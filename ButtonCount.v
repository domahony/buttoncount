==> flow/design.v <==
module ButtonCount(input clk, input button, output[7:0] segment, output[7:0] digit, 
output TxD);
wire button_state, button_up, button_down;
debounce DB(
.clk				(clk),
.button 			(button),
.button_state	(button_state),
.button_up		(button_up),
.button_down	(button_down));
reg[3:0] d0 = 3'd0;
reg[3:0] d1 = 3'd0;
reg[3:0] d2 = 3'd0;
reg[3:0] d3 = 3'd0;
reg[3:0] d4 = 3'd0;
reg[3:0] d5 = 3'd0;
reg[3:0] d6 = 3'd0;
reg[3:0] d7 = 3'd0;
reg[2:0] sdigit = 0;
reg[3:0] sdigit_val = 3'd0;
wire hztick;
HZGenerator hz(
.clk(clk),
.tick(hztick)
);
always @(posedge clk)
begin
	if (hztick) 
		sdigit <= sdigit + 3'd1;
end
reg[23:0] tx_to_send = 0;
reg send = 0;
always @(*)
begin
		case (sdigit) 
		3'd0: begin sdigit_val = d0; end
		3'd1: begin sdigit_val = d1; end
		3'd2: begin sdigit_val = d2; end
		3'd3: begin sdigit_val = d3; end
		3'd4: begin sdigit_val = d4; end
		3'd5: begin sdigit_val = d5; end
		3'd6: begin sdigit_val = d6; end
		3'd7: begin sdigit_val = d7; end
		endcase
	end
always @(posedge clk)
begin
	send = button_up & ~send;
	if (button_up)
	begin
		d0 = d0 + 3'd1;
		tx_to_send = tx_to_send + 23'd1;
		if (d0 == 10) begin d1 = d1 + 3'd1; d0 = 3'd0; end;
		if (d1 == 10) begin d2 = d2 + 3'd1; d1 = 3'd0; end;
		if (d2 == 10) begin d3 = d3 + 3'd1; d2 = 3'd0; end;
		if (d3 == 10) begin d4 = d4 + 3'd1; d3 = 3'd0; end;
		if (d4 == 10) begin d5 = d5 + 3'd1; d4 = 3'd0; end;
		if (d5 == 10) begin d6 = d6 + 3'd1; d5 = 3'd0; end;
		if (d6 == 10) begin d7 = d7 + 3'd1; d6 = 3'd0; end;
		if (d7 == 10) begin d1 = d1 + 3'd1; d7 = 3'd0; end;
		end
end
RS232TX rs232tx(
	.clk(clk),
	.Tx_start(send),
	.dbuffer(tx_to_send),
	.Tx(TxD)
);
LED led(
.clk(clk),
.enable(hztick),
.val (sdigit_val),
.sidx (sdigit),
.digit(digit),
.segment(segment));
endmodule
module HZGenerator (input clk, output tick);
reg[14: 0] cnt;
always @(posedge clk)
begin
	cnt <= cnt + 15'd1;
end
assign tick = &cnt;
endmodule
module LED (input clk, input enable, input [3:0] val, input [2:0] sidx, output reg[7:0] digit, output reg[7:0] segment);
always @(posedge clk)
begin
	if (enable)
	begin
		case (sidx)
		3'd0: begin digit <= 8'b11111110; end
		3'd1: begin digit <= 8'b11111101; end
		3'd2: begin digit <= 8'b11111011; end
		3'd3: begin digit <= 8'b11110111; end
		3'd4: begin digit <= 8'b11101111; end
		3'd5: begin digit <= 8'b11011111; end
		3'd6: begin digit <= 8'b10111111; end
		3'd7: begin digit <= 8'b01111111; end
		default: begin digit <= 8'b11111111; end
		endcase
		case (val)
		3'b000: begin segment <= 8'b00000011; end
		3'b001: begin segment <= 8'b10011111; end
		3'b010: begin segment <= 8'b00100101; end
		3'b011: begin segment <= 8'b00001101; end
		3'b100: begin segment <= 8'b10011001; end
		3'b101: begin segment <= 8'b01001001; end
		3'b110: begin segment <= 8'b01000001; end
		3'b111: begin segment <= 8'b00011111; end
		4'b1000: begin segment <= 8'b00000001; end
		4'b1001: begin segment <= 8'b00001001; end
		default: begin segment <= 8'b11111111; end
		endcase	
	end
end
endmodule
module RS232TX (
	input clk,
	input Tx_start,
	input [23:0] dbuffer,
	output Tx,
	output Tx_busy
);
wire bittick;
wire[7:0] Tx_data = dbuffer[7:0];
RS232Baud baud(
	.clk(clk),
	.enable(Tx_busy),
	.tick(bittick)
);
reg[3:0] Tx_state = 0;
wire Tx_ready = (Tx_state==0);
assign Tx_busy = ~Tx_ready;
reg[7:0] Tx_shift = 0;
always @(posedge clk)
begin
	if (Tx_ready & Tx_start)
		Tx_shift <= Tx_data;
	else
		if (Tx_state[3] & bittick)
			Tx_shift <= (Tx_shift >> 1);
	case(Tx_state)
		4'b0000: if(Tx_start) Tx_state <= 4'b0100;   
		4'b0100: if (bittick) Tx_state <= 4'b1000;   
		4'b1000: if (bittick) Tx_state <= 4'b1001;   
		4'b1001: if (bittick) Tx_state <= 4'b1010;   
 		4'b1010: if (bittick) Tx_state <= 4'b1011;   
		4'b1011: if (bittick) Tx_state <= 4'b1100;   
		4'b1100: if (bittick) Tx_state <= 4'b1101;   
		4'b1101: if (bittick) Tx_state <= 4'b1110;   
		4'b1110: if (bittick) Tx_state <= 4'b1111;   
		4'b1111: if (bittick) Tx_state <= 4'b0010;   
		4'b0010: if (bittick) Tx_state <= 4'b0011;   
		4'b0011: if (bittick) Tx_state <= 4'b0000;   
		default: if (bittick) Tx_state <= 4'b0000;
	endcase		
end
assign Tx = (Tx_state < 4) | (Tx_state[3] & Tx_shift[0]);
endmodule
module RS232Baud(
	input clk,
	input enable,
	output tick
);
parameter ClkFrequency = 50000000;
parameter Baud = 115200;
parameter Oversampling = 1;
function integer log2(input integer v); begin log2=0; while(v>>log2) log2=log2+1; end endfunction
localparam AccWidth = log2(ClkFrequency/Baud)+8;   
reg [AccWidth:0] Acc = 0;
localparam ShiftLimiter = log2(Baud*Oversampling >> (31-AccWidth));   
localparam Inc = ((Baud*Oversampling << (AccWidth-ShiftLimiter))+(ClkFrequency>>(ShiftLimiter+1)))/(ClkFrequency>>ShiftLimiter);
always @(posedge clk) if(enable) Acc <= Acc[AccWidth-1:0] + Inc[AccWidth:0]; else Acc <= Inc[AccWidth:0];
assign tick = Acc[AccWidth];
endmodule
module debounce(clk, button, button_state, button_up, button_down);
input clk;
input button;
output reg button_state;
output button_up;
output button_down;
reg sync1;
always @(posedge clk)
begin
	sync1 <= ~button;
end
reg sync2;
always @(posedge clk)
begin
	sync2 <= sync1;
end
reg[15:0] PB_cnt;
wire PB_idle = (button_state==sync2);
wire PB_cnt_max = &PB_cnt;
always @(posedge clk)
if (PB_idle)
	PB_cnt <= 0;
else
begin
	PB_cnt <= PB_cnt + 16'd1;
	if (PB_cnt_max) button_state <= ~button_state;
end
assign button_down = ~PB_idle & PB_cnt_max & ~button_state;
assign button_up = ~PB_idle & PB_cnt_max & button_state;
endmodule
From RTL to reports: ButtonCount
The steps from the RTL of ButtonCount to its reports follow in flow order. Lines are those of the file above, counted from 1. Cell names lack the library's common part. A cell with n/a has no value.

Top: ButtonCount. Clock port: clk. Standard-cell library: sky130hd. Timing corner: tt_025C_1v80.

After elaboration
Counts by Yosys on the flattened word-level netlist (proc, flatten, opt, wreduce; memories kept). Register bits leave out memories and registers merged into their read ports (data or address). Print and check cells are left out. Cells with the same type and inputs are merged into one. Memory sizes are those after Yosys's memory passes, which may raise the word count (mostly to a power of two), join words into wider ones and drop unused or constant bits.

The figure for memory cells is 2. Memory bits (read-only): 176. The figure for word width x clocked read ports is 15. Register bits after elaboration: 132. Under output and inout bits stands 17. The figure for input bits is 2. Elaborated cells: 126.

Memories: (name not given) (words 16, bits a word 7, read ports 1, wr ports 0, line 100) `case (val)`; (name not given) (words 8, bits a word 8, read ports 1, wr ports 0, line 89) `case (sidx)`.

$lt $le $gt $ge: 1. For reductions and logical operators the number is 8. Mux-type cells: 33. The figure for eq/ne operators is 37. Add/subtract/negate cells: 14. Bitwise gates (word level): 11.

Operators with widths (number): 2-to-1 mux 4 bit (29); == test 4 bit (second input constant) (16); case mux 4 bit (select 11 bit) (1); adder 4 x 1 -> 4 bit (second input constant) (9); case mux 4 bit (select 8 bit) (1); adder 24 x 1 -> 24 bit (second input constant) (1); inequality test 2 bit (second input constant) (11); adder 17 x 9 -> 18 bit (second input constant) (1); AND reduction 17 bit (1); adder 16 x 1 -> 16 bit (second input constant) (1); AND reduction 16 bit (1); 2-to-1 mux 8 bit (2); adder 15 x 1 -> 15 bit (second input constant) (1); AND reduction 15 bit (1); AND reduction 12 bit (1); nonzero test 12 bit (1); == test 3 bit (second input constant) (4); bitwise AND 1 bit (6); == test 3 x 2 -> 1 bit (second input constant) (2); NOT 1 bit (4); == test 4 x 2 -> 1 bit (second input constant) (1); < comparator 4 x 3 -> 1 bit (second input constant) (1); == test 4 x 3 -> 1 bit (second input constant) (1); zero test 4 bit (1); adder 3 x 1 -> 3 bit (second input constant) (1); == test 3 x 1 -> 1 bit (second input constant) (1); zero test 3 bit (1); nonzero test 2 bit (1).

Other operator kinds: 2; their cells: 2.

Depth
Yosys ltp: most cells in a row. Word level: on the elaborated netlist, between registers, memories and ports. Mapped: between sequential cells and ports; inverters and the memories' decode and read muxes count.

The figure for word-level depth is 25. The entry for ABC_AREA reads 0. For mapped depth the number is 17. The entry for depth with buffers taken out reads 15.

Mapped cells and area
Yosys stat after the flow's synthesis: flattened, memories mapped to cells. It holds for the ABC_AREA given above (unset counts as 0); a run with the other value may have another netlist. Totals and module areas in this step are rounded.

For buffer cells the number is 13. Under cells in the netlist stands 588. The entry for flip-flops reads 122. The entry for area of sequential cells reads 3150 sq um. The figure for mapped area is 6200 sq um.

Cell types: edfxtp_1 (number 71, total area 2.13E+03 sq um); dfxtp_1 (number 51, total area 1.02E+03 sq um); xor2_1 (number 39, total area 341.578 sq um); ha_1 (number 26, total area 325.312 sq um); xnor2_1 (number 37, total area 324.061 sq um); nand2_1 (number 79, total area 296.534 sq um); nor2_1 (number 56, total area 210.202 sq um); mux2_2 (number 14, total area 157.651 sq um); nand3_1 (number 29, total area 145.139 sq um); mux2i_1 (number 9, total area 90.086 sq um); a21oi_1 (number 16, total area 80.077 sq um); o21ai_0 (number 16, total area 80.077 sq um); inv_1 (number 20, total area 75.072 sq um); and3_1 (number 11, total area 68.816 sq um); nand4_1 (number 9, total area 56.304 sq um); nand2b_1 (number 8, total area 50.048 sq um); a222oi_1 (number 4, total area 40.038 sq um); clkbuf_1 (number 10, total area 37.536 sq um).

Other cell types: 42; their cells: 83. By module: a second synthesis without flattening, with its own total; a netlist apart from the flattened one above.

The entry for cell total of the unflattened synthesis reads 693. The entry for area total of the unflattened synthesis reads 7380 sq um.

Rows give one instance, submodules left out.

By module: ButtonCount (area 3820 sq um, cells 355, instances 1, sequential area 1790 sq um); debounce (area 863 sq um, cells 93, instances 1, sequential area 390 sq um); RS232Baud (area 741 sq um, cells 83, instances 1, sequential area 340 sq um); LED (area 729 sq um, cells 60, instances 1, sequential area 450 sq um); HZGenerator (area 617 sq um, cells 54, instances 1, sequential area 300 sq um); RS232TX (area 604 sq um, cells 48, instances 1, sequential area 360 sq um).

Worst setup path after synthesis
Path of least setup slack by OpenSTA after synthesis, without wires, with an ideal clock, recovery checks aside; 20% of the period is set as input and as output delay. Where synthesis merged equal registers, the netlist keeps one of their names.

Path type: flip-flop to flip-flop. From: reg d0[0]. To: reg d1[3]. The figure for required time is 5.544 ns. The figure for path slack is 1.092 ns. For path delay the number is 4.708 ns. The entry for path buffers reads 1. For library setup time the number is 0.256 ns. The entry for period reads 5.8 ns. Data arrival time: 4.452 ns. Time at the first pin: 0.000 ns. The entry for stages on the path reads 16. The entry for period reached after synthesis reads 4.708 ns.

"path delay" = arrival - input delay + setup time. "stages on the path": output pins that drive a net of the path, with the launching flip-flop's if there is one; two outputs of one cell count as two. "period reached after synthesis" is the clock period less the worst setup slack; recovery checks do not enter. This is arithmetic on one report: input and output delays are still those of the set period (20% each). The rows between start and end are the longest chain of elaborated cells between them; the timing report does not say that the signal goes this way. Where chains are equally long, one stands for them. A line is the first line of the expression or statement that the cell stems from. Yosys adds cells for indexed reads and writes and turns some case tables into memories. At most two assigning lines are given for a register; there are more.

Cells stage by stage: edfxtp_1 ha_1 nand4bb_1 a211o_1 and3_4 or4b_1 a22oi_2 mux2i_1 mux2_4 or3_1 a22oi_2 buf_4 nand4_2 a32oi_4 a311oi_1 a41o_1. Length of the longest elaborated chain: 24. For elaborated cells between the ends (all ways) the number is 27. Under source lines of those cells stands 10. Those cells by class: add/sub: 2; eq/ne: 8; mux: 17.

Ends and longest elaborated chain, post-synthesis: from (decl) (line 10) `reg[3:0] d0 = 3'd0;`; from (assign) (line 50) `d0 = d0 + 3'd1;`; from (assign) (line 52) `if (d0 == 10) begin d1 = d1 + 3'd1; d0 = 3'd0; end;`; adder 4 x 1 -> 4 bit (line 50); == test 4 bit (line 52); 2-to-1 mux 4 bit (line 52); 2-to-1 mux 4 bit (line 48) `if (button_up)`; == test 4 bit (line 53) `if (d1 == 10) begin d2 = d2 + 3'd1; d1 = 3'd0; end;`; 2-to-1 mux 4 bit (line 53); 2-to-1 mux 4 bit (line 48); (+10 left out); 2-to-1 mux 4 bit (line 57) `if (d5 == 10) begin d6 = d6 + 3'd1; d5 = 3'd0; end;`; 2-to-1 mux 4 bit (line 48); == test 4 bit (line 58) `if (d6 == 10) begin d7 = d7 + 3'd1; d6 = 3'd0; end;`; 2-to-1 mux 4 bit (line 58); 2-to-1 mux 4 bit (line 48); == test 4 bit (line 59) `if (d7 == 10) begin d1 = d1 + 3'd1; d7 = 3'd0; end;`; 2-to-1 mux 4 bit (line 59); to (assign) (line 53); to (assign) (line 59); to (decl) (line 11) `reg[3:0] d1 = 3'd0;`.

Path in the finished layout
Path of least setup slack in the final report of record 2 (OpenROAD, finished layout, wires in). Where an end is a register, its clock arrival counts in the times.

Path type: flip-flop to flip-flop. From: reg d0[0]. To: reg d1[3]. Data arrival time: 5.54 ns. The entry for path buffers reads 0. For library setup time the number is 0.24 ns. The entry for period reads 5.89 ns. The entry for stages on the path reads 15. The figure for path slack is 0.63 ns. The figure for required time is 6.17 ns. Time at the first pin: 0.53 ns.

The rows between start and end are the longest chain of elaborated cells between them; the timing report does not say that the signal goes this way. Where chains are equally long, one stands for them. At most two assigning lines are given for a register; there are more.

Cells stage by stage: edfxtp_1 ha_1 nand4bb_1 a211o_1 and3_4 or4b_1 a22oi_2 mux2i_1 mux2_4 or3_1 a22oi_2 nand4_2 a32oi_4 a311oi_1 a41o_1. Length of the longest elaborated chain: 24. For elaborated cells between the ends (all ways) the number is 27. Under source lines of those cells stands 10. Those cells by class: add/sub: 2; eq/ne: 8; mux: 17.

Ends and longest elaborated chain, post-layout: from (decl) (line 10) `reg[3:0] d0 = 3'd0;`; from (assign) (line 50) `d0 = d0 + 3'd1;`; from (assign) (line 52) `if (d0 == 10) begin d1 = d1 + 3'd1; d0 = 3'd0; end;`; adder 4 x 1 -> 4 bit (line 50); == test 4 bit (line 52); 2-to-1 mux 4 bit (line 52); 2-to-1 mux 4 bit (line 48) `if (button_up)`; == test 4 bit (line 53) `if (d1 == 10) begin d2 = d2 + 3'd1; d1 = 3'd0; end;`; 2-to-1 mux 4 bit (line 53); 2-to-1 mux 4 bit (line 48); (+10 left out); 2-to-1 mux 4 bit (line 57) `if (d5 == 10) begin d6 = d6 + 3'd1; d5 = 3'd0; end;`; 2-to-1 mux 4 bit (line 48); == test 4 bit (line 58) `if (d6 == 10) begin d7 = d7 + 3'd1; d6 = 3'd0; end;`; 2-to-1 mux 4 bit (line 58); 2-to-1 mux 4 bit (line 48); == test 4 bit (line 59) `if (d7 == 10) begin d1 = d1 + 3'd1; d7 = 3'd0; end;`; 2-to-1 mux 4 bit (line 59); to (assign) (line 53); to (assign) (line 59); to (decl) (line 11) `reg[3:0] d1 = 3'd0;`.

Wiki page: ButtonCount / flow data

Top module ButtonCount; platform sky130hd; tools Yosys and OpenROAD; 2 stored runs in no particular order. Input and output delays are each 20% of the period that was set; the output load is 0.01 pF. By "reached clock period" is meant the clock period of the run minus its worst setup slack. This is arithmetic on one report: input and output delays are still those of the set period (20% each). "time used up by the worst setup path": the worst setup path's part of the clock period (all of it between registers, 20% less for each end at a port) less its slack. A launch clock that arrives late makes it longer, a capture clock that arrives late makes it shorter. "total power after layout" is the tool's figure for a default switching activity; nothing was simulated. The measured numbers are rounded.

Files of record 1:
==> flow/run.sh <==
#!/bin/bash
# the make line also repeats the synthesis and layout settings of config.mk as NAME=value (left out here)
make -C /OpenROAD-flow-scripts/flow DESIGN_CONFIG=/design/flow/config.mk WORK_HOME=/design/flow/orfs CLKGATE_MAP_FILE= finish
==> flow/config.mk <==
export PLATFORM = sky130hd
export DESIGN_NAME = ButtonCount
export DESIGN_NICKNAME = ButtonCount
export VERILOG_FILES = /design/flow/design.v
export SDC_FILE = /design/flow/constraint.sdc
export NUM_CORES = 4
export LEC_CHECK = 0
export ABC_AREA = 0
export CAP_MARGIN = 20
export CELL_PAD_IN_SITES_GLOBAL_PLACEMENT = 3
export CORE_ASPECT_RATIO = 0.68
export CORE_MARGIN = 2
export CORE_UTILIZATION = 54
export CTS_CLUSTER_SIZE = 61
export GPL_ROUTABILITY_DRIVEN = 0
export HOLD_SLACK_MARGIN = 0.03
export PLACE_DENSITY_LB_ADDON = 0.27
export SLEW_MARGIN = 0
export TNS_END_PERCENT = 95
==> flow/constraint.sdc <==
create_clock -name core_clock -period 4.7 [get_ports {clk}]
set_input_delay 0.9400 -clock core_clock [delete_from_list [all_inputs] [get_ports {clk}]]
set_output_delay 0.9400 -clock core_clock [all_outputs]
set_load 0.01 [all_outputs]

Outcome of record 1: no results, placement failed with FLW-0024.

Files of record 2:
==> flow/run.sh <==
#!/bin/bash
# the make line also repeats the synthesis and layout settings of config.mk as NAME=value (left out here)
make -C /OpenROAD-flow-scripts/flow DESIGN_CONFIG=/design/flow/config.mk WORK_HOME=/design/flow/orfs CLKGATE_MAP_FILE= finish
==> flow/config.mk <==
export PLATFORM = sky130hd
export DESIGN_NAME = ButtonCount
export DESIGN_NICKNAME = ButtonCount
export VERILOG_FILES = /design/flow/design.v
export SDC_FILE = /design/flow/constraint.sdc
export NUM_CORES = 4
export LEC_CHECK = 0
export CAP_MARGIN = 20
export CORE_MARGIN = 2
export CORE_UTILIZATION = 57
export SLEW_MARGIN = 20
==> flow/constraint.sdc <==
create_clock -name core_clock -period 5.89 [get_ports {clk}]
set_input_delay 1.1780 -clock core_clock [delete_from_list [all_inputs] [get_ports {clk}]]
set_output_delay 1.1780 -clock core_clock [all_outputs]
set_load 0.01 [all_outputs]

Results of record 2. The netlist area reported by Yosys comes to 6200 sq um. The overall die area comes to 11700 sq um. The measured final design utilization is 65.8%. The setup slack of the worst path is 0.632 ns. The setup TNS reads 0.000 ns. The total power after layout stands at 1830 uW. The reached clock period reads 5.258 ns. The time used up by the worst setup path comes to 5.26 ns. Worst path kind: flip-flop to flip-flop.
